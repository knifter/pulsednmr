==> flow/design.v <==
`timescale 1 ns / 1 ps
module axis_lfsr #
(
  parameter integer AXIS_TDATA_WIDTH = 64,
  parameter         HAS_TREADY = "FALSE"
)
(
  input  wire                        aclk,
  input  wire                        aresetn,
  input  wire                        m_axis_tready,
  output wire [AXIS_TDATA_WIDTH-1:0] m_axis_tdata,
  output wire                        m_axis_tvalid
);
  reg [AXIS_TDATA_WIDTH-1:0] int_lfsr_reg, int_lfsr_next;
  reg int_enbl_reg, int_enbl_next;
  always @(posedge aclk)
  begin
    if(~aresetn)
    begin
      int_lfsr_reg <= 64'h5555555555555555;
      int_enbl_reg <= 1'b0;
    end
    else
    begin
      int_lfsr_reg <= int_lfsr_next;
      int_enbl_reg <= int_enbl_next;
    end
  end
  generate
    if(HAS_TREADY == "TRUE")
    begin : HAS_TREADY
      always @*
      begin
        int_lfsr_next = int_lfsr_reg;
        int_enbl_next = int_enbl_reg;
        if(~int_enbl_reg)
        begin
          int_enbl_next = 1'b1;
        end
        if(int_enbl_reg & m_axis_tready)
        begin
          int_lfsr_next = {int_lfsr_reg[62:0], int_lfsr_reg[62] ~^ int_lfsr_reg[61]};
        end
      end
    end
    else
    begin : NO_TREADY
      always @*
      begin
        int_lfsr_next = int_lfsr_reg;
        int_enbl_next = int_enbl_reg;
        if(~int_enbl_reg)
        begin
          int_enbl_next = 1'b1;
        end
        if(int_enbl_reg)
        begin
          int_lfsr_next = {int_lfsr_reg[62:0], int_lfsr_reg[62] ~^ int_lfsr_reg[61]};
        end
      end
    end
  endgenerate
  assign m_axis_tdata = int_lfsr_reg;
  assign m_axis_tvalid = int_enbl_reg;
endmodule
* From RTL to reports: axis_lfsr
The steps from the RTL of axis_lfsr to its reports follow in flow order.
Lines are those of the file above, counted from 1.
Operators carry their Yosys type and port widths (W data, S select, Z words).
The mark - stands for no value.
- Top :: axis_lfsr
- Clock :: aclk
- Standard-cell library :: sky130hd
- Library corner :: tt_025C_1v80

* After elaboration
Yosys after proc, flatten, opt, wreduce and memory -nomap, before mapping. Enables and synchronous resets that opt folds into registers are not counted as muxes. Memory bits, and registers merged into a memory's read port (data or address), are not among the register bits. Print and check cells are not counted. Equal cells are merged and count once.
- Cells after elaboration :: 3
- Flip-flop bits (word level) :: 65
- Output and inout bits :: 65
- Bits of input ports :: 3
- Bitwise operators :: 1
** Operator list (number)
- $xnor A1 B1 Y1 :: 1

* Depth
Depth = most cells in a row (Yosys ltp): at word level without a register or memory, in the mapped netlist without a sequential cell, where the memories' decode and read muxes count.
- Depth after elaboration :: 1
- ABC_AREA :: 1
- Gate-level depth with buffers :: 5
- Depth with buffers taken out :: 5

* After synthesis
Source: synth_stat.txt of the flow (Yosys; design flattened, memories mapped). It holds for the ABC_AREA given above (unset counts as 0); a run with the other value may have another netlist.
** Cells by type (number)
- sky130_fd_sc_hd__dfxtp_1 :: 65
- sky130_fd_sc_hd__nand2_1 :: 65
- sky130_fd_sc_hd__nor2_2 :: 30
- sky130_fd_sc_hd__nand3_1 :: 30
- sky130_fd_sc_hd__o21ai_0 :: 29
- sky130_fd_sc_hd__nor2_1 :: 34
- sky130_fd_sc_hd__buf_6 :: 5
- sky130_fd_sc_hd__buf_8 :: 3
- sky130_fd_sc_hd__buf_4 :: 4
- sky130_fd_sc_hd__o21ai_1 :: 4
- sky130_fd_sc_hd__clkbuf_1 :: 5
- sky130_fd_sc_hd__buf_2 :: 3
- sky130_fd_sc_hd__inv_1 :: 3
- sky130_fd_sc_hd__inv_8 :: 1
- sky130_fd_sc_hd__a21oi_1 :: 2
- Cell area after synthesis :: 2373.5 um^2
- Sequential area :: 1301.2 um^2
- Flip-flop cells :: 65
- Mapped cells :: 283
- Buffers :: 20

* Path before layout
OpenSTA on the mapped netlist: ideal clock, no wires. The path of least setup slack (recovery checks aside). Input and output delay are each 20% of the period. Register names are those of the netlist, which keeps one name where synthesis merged equal registers.
- Path type :: reg-to-reg
- Start point :: register int_enbl_reg
- End point :: register int_lfsr_reg[53]
- Buffers on the path :: 2
- Delay of the path :: 0.978 ns
- Slack :: 0.732 ns
- Required time :: 1.594 ns
- Data arrival time :: 0.862 ns
- Period :: 1.71 ns
- Setup time :: 0.116 ns
- Driving pins on the path :: 6
- Synthesis period reached :: 0.978 ns
"delay of the path" = arrival - input delay + setup time.
"driving pins on the path": output pins that drive a net of the path, with the launching flip-flop's if there is one; two outputs of one cell count as two.
"synthesis period reached" = period - worst setup slack (recovery checks aside). The figure is calculated, with input and output delays left at 20% of the set period.
- Cells stage by stage :: sky130_fd_sc_hd__dfxtp_1 sky130_fd_sc_hd__buf_6 sky130_fd_sc_hd__inv_8 sky130_fd_sc_hd__buf_8 sky130_fd_sc_hd__nor2_2 sky130_fd_sc_hd__nor2_1
** Ends and longest elaborated chain, after synthesis
- start, declared :: line 15 : reg int_enbl_reg, int_enbl_next;
- start, assigned :: line 21 : int_enbl_reg <= 1'b0;
- start, assigned :: line 26 : int_enbl_reg <= int_enbl_next;
- end, assigned :: line 20 : int_lfsr_reg <= 64'h5555555555555555;
- end, assigned :: line 25 : int_lfsr_reg <= int_lfsr_next;
- end, declared :: line 14 : reg [AXIS_TDATA_WIDTH-1:0] int_lfsr_reg, int_lfsr_next;
Chain of elaborated cells between the ends: none given.

* Timing after layout
From the final timing report of entry A: the path of least setup slack in the routed layout; clock arrival at registers is part of the times.
- Path type :: reg-to-reg
- Start point :: register int_enbl_reg
- End point :: register int_lfsr_reg[0]
- Setup time :: 0.10 ns
- Buffers on the path :: 1
- Slack :: 0.21 ns
- Required time :: 1.75 ns
- Driving pins on the path :: 5
- Data arrival time :: 1.54 ns
- Period :: 1.53 ns
- Cells stage by stage :: sky130_fd_sc_hd__dfxtp_2 sky130_fd_sc_hd__buf_4 sky130_fd_sc_hd__inv_8 sky130_fd_sc_hd__a21oi_1 sky130_fd_sc_hd__nand2_1
** Ends and longest elaborated chain, after layout
- start, declared :: line 15 : reg int_enbl_reg, int_enbl_next;
- start, assigned :: line 21 : int_enbl_reg <= 1'b0;
- start, assigned :: line 26 : int_enbl_reg <= int_enbl_next;
- end, assigned :: line 20 : int_lfsr_reg <= 64'h5555555555555555;
- end, assigned :: line 25 : int_lfsr_reg <= int_lfsr_next;
- end, declared :: line 14 : reg [AXIS_TDATA_WIDTH-1:0] int_lfsr_reg, int_lfsr_next;
Chain of elaborated cells between the ends: none given.

Wiki page: axis_lfsr / flow data

Module axis_lfsr, platform sky130hd: 2 stored runs of the flow (Yosys, OpenROAD) with differing settings, in no particular order. Input and output delays are each 20% of the period that was set; the output load is 0.01 pF.
"clock period achieved" is the run's clock period less its worst setup slack. It is reckoned from that one timing run; input and output delays stay at 20% of the period that was set.
"power consumption": no workload was simulated; the value follows from the tool's default switching activity.

** Entry A
- Settings :: period_ns=1.53; CORE_UTILIZATION=42; SETUP_SLACK_MARGIN=0.08; CORE_MARGIN=3; ABC_AREA=1; GPL_TIMING_DRIVEN=1; CTS_CLUSTER_SIZE=38; CTS_CLUSTER_DIAMETER=219; SLEW_MARGIN=30; MAX_ROUTING_LAYER=met4; CAP_MARGIN=20
- Standard-cell area after routing :: 3,104.2 um^2
- Worst hold slack :: 0.315 ns
- Power consumption :: 3.831 mW
- Clock period achieved :: 1.321 ns
- Smallest setup slack :: 0.209 ns
- Cell area after synthesis :: 2,373.5 um^2
- Area of the die :: 6,589.4 um^2
- Utilization of the finished layout :: 58.9%

** Entry B
- Settings :: period_ns=1.36; CORE_UTILIZATION=68; SETUP_SLACK_MARGIN=0.08; PLACE_DENSITY_LB_ADDON=0.15; CORE_MARGIN=10; CELL_PAD_IN_SITES_GLOBAL_PLACEMENT=0; TNS_END_PERCENT=70; CTS_CLUSTER_SIZE=26; CTS_CLUSTER_DIAMETER=206; CAP_MARGIN=30; SLEW_MARGIN=20
- Outcome :: no results, clock tree synthesis failed with DPL-0033
