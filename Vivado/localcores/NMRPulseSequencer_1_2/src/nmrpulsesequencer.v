==> flow/design.v <==
`timescale 1ns / 1ps
module NMRPulseSequencer #(
    parameter US_DIVIDER = 125
    )(
    input wire clk,
    input wire rst,
    input wire force_on,
    input wire amp_on,
    input wire [31:0] Alen_in, 
    input wire [31:0] Blen_in, 
    input wire [31:0] ABdly_in, 
    input wire [31:0] BBdly_in, 
    input wire [15:0] BBcnt_in,
    input wire [31:0] BlankLen_in,
    output wire     sync_out,
    output wire     pulse_out,
    output wire     blank_out
    );
    reg [$clog2(US_DIVIDER)-1:0] us_counter;
    wire us_zero = ~|us_counter;
    always @(posedge clk)
        if(rst) begin
            us_counter <= US_DIVIDER - 1;
        end else begin
            us_counter <= us_counter - 1;
            if (us_zero)
                us_counter <= US_DIVIDER - 1;
        end
     localparam  STATE_A_START = 0;
     localparam  STATE_AH = 1;
     localparam  STATE_AL = 2;
     localparam  STATE_BH = 3;
     localparam  STATE_BNEXT = 4;
     localparam  STATE_BL = 5;
     localparam  STATE_STOP = 6;
     reg  [4:0]  state;
     reg  [31:0] t;
     reg  [15:0] b_cnt;
     reg  [31:0] bn_start;
     reg  [31:0] bn_stop;
     reg         pulse_reg;
     reg         pulse_reg_prv;
     wire        blank_trigger = ~pulse_reg & pulse_reg_prv;
     reg  [31:0] blank_counter;
     wire        blank_counter_zero = ~|blank_counter;
     always @ (posedge clk)
        if(rst) begin
            state <= STATE_AH;
            t <= 0;
            pulse_reg <= 0;
            pulse_reg_prv <= 0;
            blank_counter <= 0;
            b_cnt <= BBcnt_in - 1;
            bn_start <= ABdly_in;
            bn_stop <= ABdly_in + Blen_in;
        end else begin
            if(us_zero)
            begin
                t <= t + 1;
            end
            case(state)
                STATE_AH: begin  
                        pulse_reg <= 1;
                        if( t == Alen_in )
                            state <= STATE_AL;
                    end
                STATE_AL: begin  
                        pulse_reg <= 0;
                        if( t == bn_start )
                        begin
                            if(|BBcnt_in)
                                state <= STATE_BH;
                            else
                                state <= STATE_STOP;
                        end
                    end
                STATE_BH: begin  
                        pulse_reg <= 1;
                        if( t == bn_stop )
                            state <= STATE_BNEXT;
                    end
                STATE_BNEXT: begin  
                        pulse_reg <= 0;
                        bn_start <= bn_start + BBdly_in;
                        bn_stop <= bn_stop + BBdly_in;
                        b_cnt <= b_cnt - 1;
                        if( |b_cnt)
                            state <= STATE_BL;
                        else
                            state <= STATE_STOP;
                    end
                STATE_BL: begin  
                        pulse_reg <= 0;
                        if( t == bn_start)
                            state <= STATE_BH;
                    end
                STATE_STOP: begin  
                        pulse_reg <= 0;
                        state <= STATE_STOP;
                    end
            endcase
            pulse_reg_prv <= pulse_reg;
            if(blank_trigger)
            begin
                blank_counter <= BlankLen_in;
            end
            if(~blank_counter_zero & us_zero)
                blank_counter <= blank_counter -1;
        end
        assign pulse_out = pulse_reg | force_on;
        assign sync_out = (state==STATE_AH) & pulse_out;
        assign blank_out = (~blank_counter_zero | blank_trigger) | ~amp_on;
endmodule
# == Tool chain data of NMRPulseSequencer ==
# The steps from the RTL of NMRPulseSequencer to its reports follow in flow order.
# Lines are those of the file above, counted from 1.
# Operators carry their Yosys type and port widths (W data, S select, Z words).
# Library cell names are shortened.
# A cell with n/a has no value.
# setup
design,NMRPulseSequencer
clk_port,clk
lib,sky130hd
corner,tt_025C_1v80

# == Word level ==
# Counts by Yosys on the flattened word-level netlist (proc, flatten, opt, wreduce; memories kept). Register bits leave out memories and registers merged into their read ports (data or address). Print and check cells are left out. Cells with the same type and inputs are merged into one.
# bits
output_inout_bits,3
register_bits,158
word_cells,68
in_bits,180
# classes
muxes,16
add_sub_neg,8
n_logic,9
equal,13
reduce_and_logical,13
# ops
operator,count
$mux W32,6
$add A32 B32 Y32,3
$eq A32 B32 Y1,3
$sub A16 B1 Y16 const B,2
$reduce_or A16 Y1,2
$add A32 B1 Y32 const B,1
$sub A32 B1 Y32 const B,1
$reduce_or A32 Y1,1
$mux W16,2
$pmux W5 S6,1
$mux W5,4
$eq A5 B3 Y1 const B,3
$eq A5 B2 Y1 const B,2
$ne A2 B2 Y1 const B,4
$sub A7 B1 Y7 const B,1
$reduce_or A7 Y1,1
$reduce_bool A2 Y1,3
$reduce_bool A6 Y1,1
$eq A5 B1 Y1 const B,1
$reduce_and A5 Y1,1
$reduce_or A2 Y1,2
$reduce_or A4 Y1,1
$and A1 B1 Y1,3
$or A1 B1 Y1,3
$not A1 Y1,3
$mux W3,1
$pmux W1 S2,1
$mux W2,1
$logic_not A1 Y1,1

# == Logic depth ==
# Yosys ltp: most cells in a row. Word level: on the elaborated netlist, between registers, memories and ports. Mapped: between sequential cells and ports; inverters and the memories' decode and read muxes count.
# logic_depth
depth_word,4
abc_area,0
ltp_mapped,14
ltp_nobuf,12

# == Netlist ==
# Source: synth_stat.txt of the flow (Yosys; design flattened, memories mapped). It holds for the ABC_AREA given above (unset counts as 0); a run with the other value may have another netlist.
# by_type
cell_type,count,type_area_um2
edfxtp_1,80,2.4E+03
dfxtp_1,79,1.58E+03
ha_1,97,1.21E+03
xnor2_1,122,1.07E+03
xor2_1,106,928.39
a21oi_1,126,630.605
nand2_1,131,491.722
nor2_1,123,461.693
o21ai_0,92,460.442
a21o_1,51,382.867
clkbuf_1,54,202.694
nand4_1,32,200.192
nor3_1,40,200.192
mux2i_1,16,160.154
nor4_1,24,150.144
nand2b_1,21,131.376
nand3_1,26,130.125
inv_1,30,112.608
# Other cell types: 61; their cells: 226.
# synth_totals
buf_cells,67
ff_cells,159
synth_area_um2,12727.2
sequential_area_um2,3983.8
stdcells,1476

# == Path before layout ==
# Source: OpenSTA report_checks on the synthesized netlist (no wires, ideal clock, input and output delay 20% of the period each), path of least setup slack; recovery checks are left aside. Register names are those of the netlist, which keeps one name where synthesis merged equal registers.
# synth_path
path_type,input port to flip-flop
startpoint,input port rst
endpoint,register b_cnt[14]
input_delay_ps,1058
driving_pins,12
delay_ps,3551
required_ps,5028
tclk_ps,5290
setup_ps,262
n_path_buf,5
arrival_ps,4347
t_first_pin_ps,1058
path_slack_ps,681
period_less_setup_slack_ps,4609
# "delay_ps" = arrival - input delay + setup time.
# "driving_pins" counts driving pins, that of a launching flip-flop among them; a cell with two outputs on the path counts twice.
# "period_less_setup_slack_ps" = period - worst setup slack (recovery checks aside). The figure is calculated, with input and output delays left at 20% of the set period.
# Between the ends stands the longest chain of elaborated cells between them, by number of cells; it is not shown to be the way that was timed. Of several equally long chains one is given.
# A line is the first line of the expression or statement that the cell stems from. Yosys adds cells for indexed reads and writes and turns some case tables into memories.
# Ways into the end's enable are left out, as the timed path ends at the data pin.
# synth_between
cell_sequence,clkbuf_1 -> clkbuf_1 -> clkbuf_1 -> clkbuf_1 -> clkbuf_1 -> mux2i_1 -> ha_1 -> o21ai_0 -> or2_2 -> or3_1 -> or3_1 -> xor2_1
elab_chain_cells,1
cells_between,1
lines_between,1
classes_between,mux (1)
# synth_rtl
item,line,rtl
start: declaration,6,"input wire rst,"
$mux W16,47,if(rst) begin
end: assignment,53,b_cnt <= BBcnt_in - 1;
end: assignment,86,b_cnt <= b_cnt - 1;
end: declaration,38,reg  [15:0] b_cnt;

# == Path in the finished layout ==
# From the final timing report of run A: the path of least setup slack in the routed layout; clock arrival at registers is part of the times.
# The path's times are printed in steps of 10 ps; the period is the one set.
# layout_path
path_type,input port to flip-flop
startpoint,input port BBdly_in[0]
endpoint,register bn_stop[24]
setup_ps,240
driving_pins,14
input_delay_ps,660
arrival_ps,3470
t_first_pin_ps,660
path_slack_ps,90
required_ps,3550
tclk_ps,3310
n_path_buf,2
# Between the ends stands the longest chain of elaborated cells between them, by number of cells; it is not shown to be the way that was timed. Of several equally long chains one is given.
# layout_between
cell_sequence,dlygate4sd2_1 -> buf_4 -> ha_4 -> fa_2 -> a21o_1 -> a21oi_2 -> o21bai_2 -> a211oi_2 -> nor3_2 -> a21bo_2 -> a22oi_2 -> mux2i_1 -> o221ai_1 -> mux2_2
elab_chain_cells,3
cells_between,3
lines_between,3
classes_between,add/sub (1); mux (2)
# layout_rtl
item,line,rtl
start: declaration,12,"input wire [31:0] BBdly_in,"
$add A32 B32 Y32,85,bn_stop <= bn_stop + BBdly_in;
$mux W32,61,case(state)
$mux W32,47,if(rst) begin
end: assignment,55,bn_stop <= ABdly_in + Blen_in;
end: assignment,85,
end: declaration,40,reg  [31:0] bn_stop;

# Below are 2 stored runs of the flow (Yosys, OpenROAD; platform sky130hd) on NMRPulseSequencer, each with its settings and what was measured, unordered. Constraints: input delay and output delay 20% of the set period each, output load 0.01 pF.
# By "achieved_period_ps" is meant the clock period of the run minus its worst setup slack. This is arithmetic on one report: input and output delays are still those of the set period (20% each).
# "critical_path_time_ps" is the time allowed to the run's worst setup path (the clock period less input and output delay, where it has them) less its slack. Clock arrival times count: a late capture clock shortens it, a late launch clock lengthens it.
# "fin_power_mw" is the tool's figure for a default switching activity; nothing was simulated.
# "critical_path_time_ps" is known to 10 ps.
# Among the settings, . means not set for that run.
run name,period_ns,CORE_UTILIZATION,PLACE_DENSITY_LB_ADDON,TNS_END_PERCENT,GPL_ROUTABILITY_DRIVEN,SLEW_MARGIN,MAX_ROUTING_LAYER,CAP_MARGIN,CORE_MARGIN,synth_chip_area_um2,setup_ws_ps,critical_path_time_ps,worstPathKind,finalUtil_pct,total_negative_slack_ps,achieved_period_ps,stdcell_area_um2,fin_power_mw,die_area_um2,hold_ws_ps
run A,3.31,23,0.24,20,0,20,met4,20,2,12727.2,86,2560,input port to flip-flop,33.3,0,3224,18270.0,7.691,57233.4,460
run B,4.6,60,.,.,.,20,.,20,2,12727.2,508,3170,input port to flip-flop,73.6,0,4092,15368.5,4.908,22393.6,449
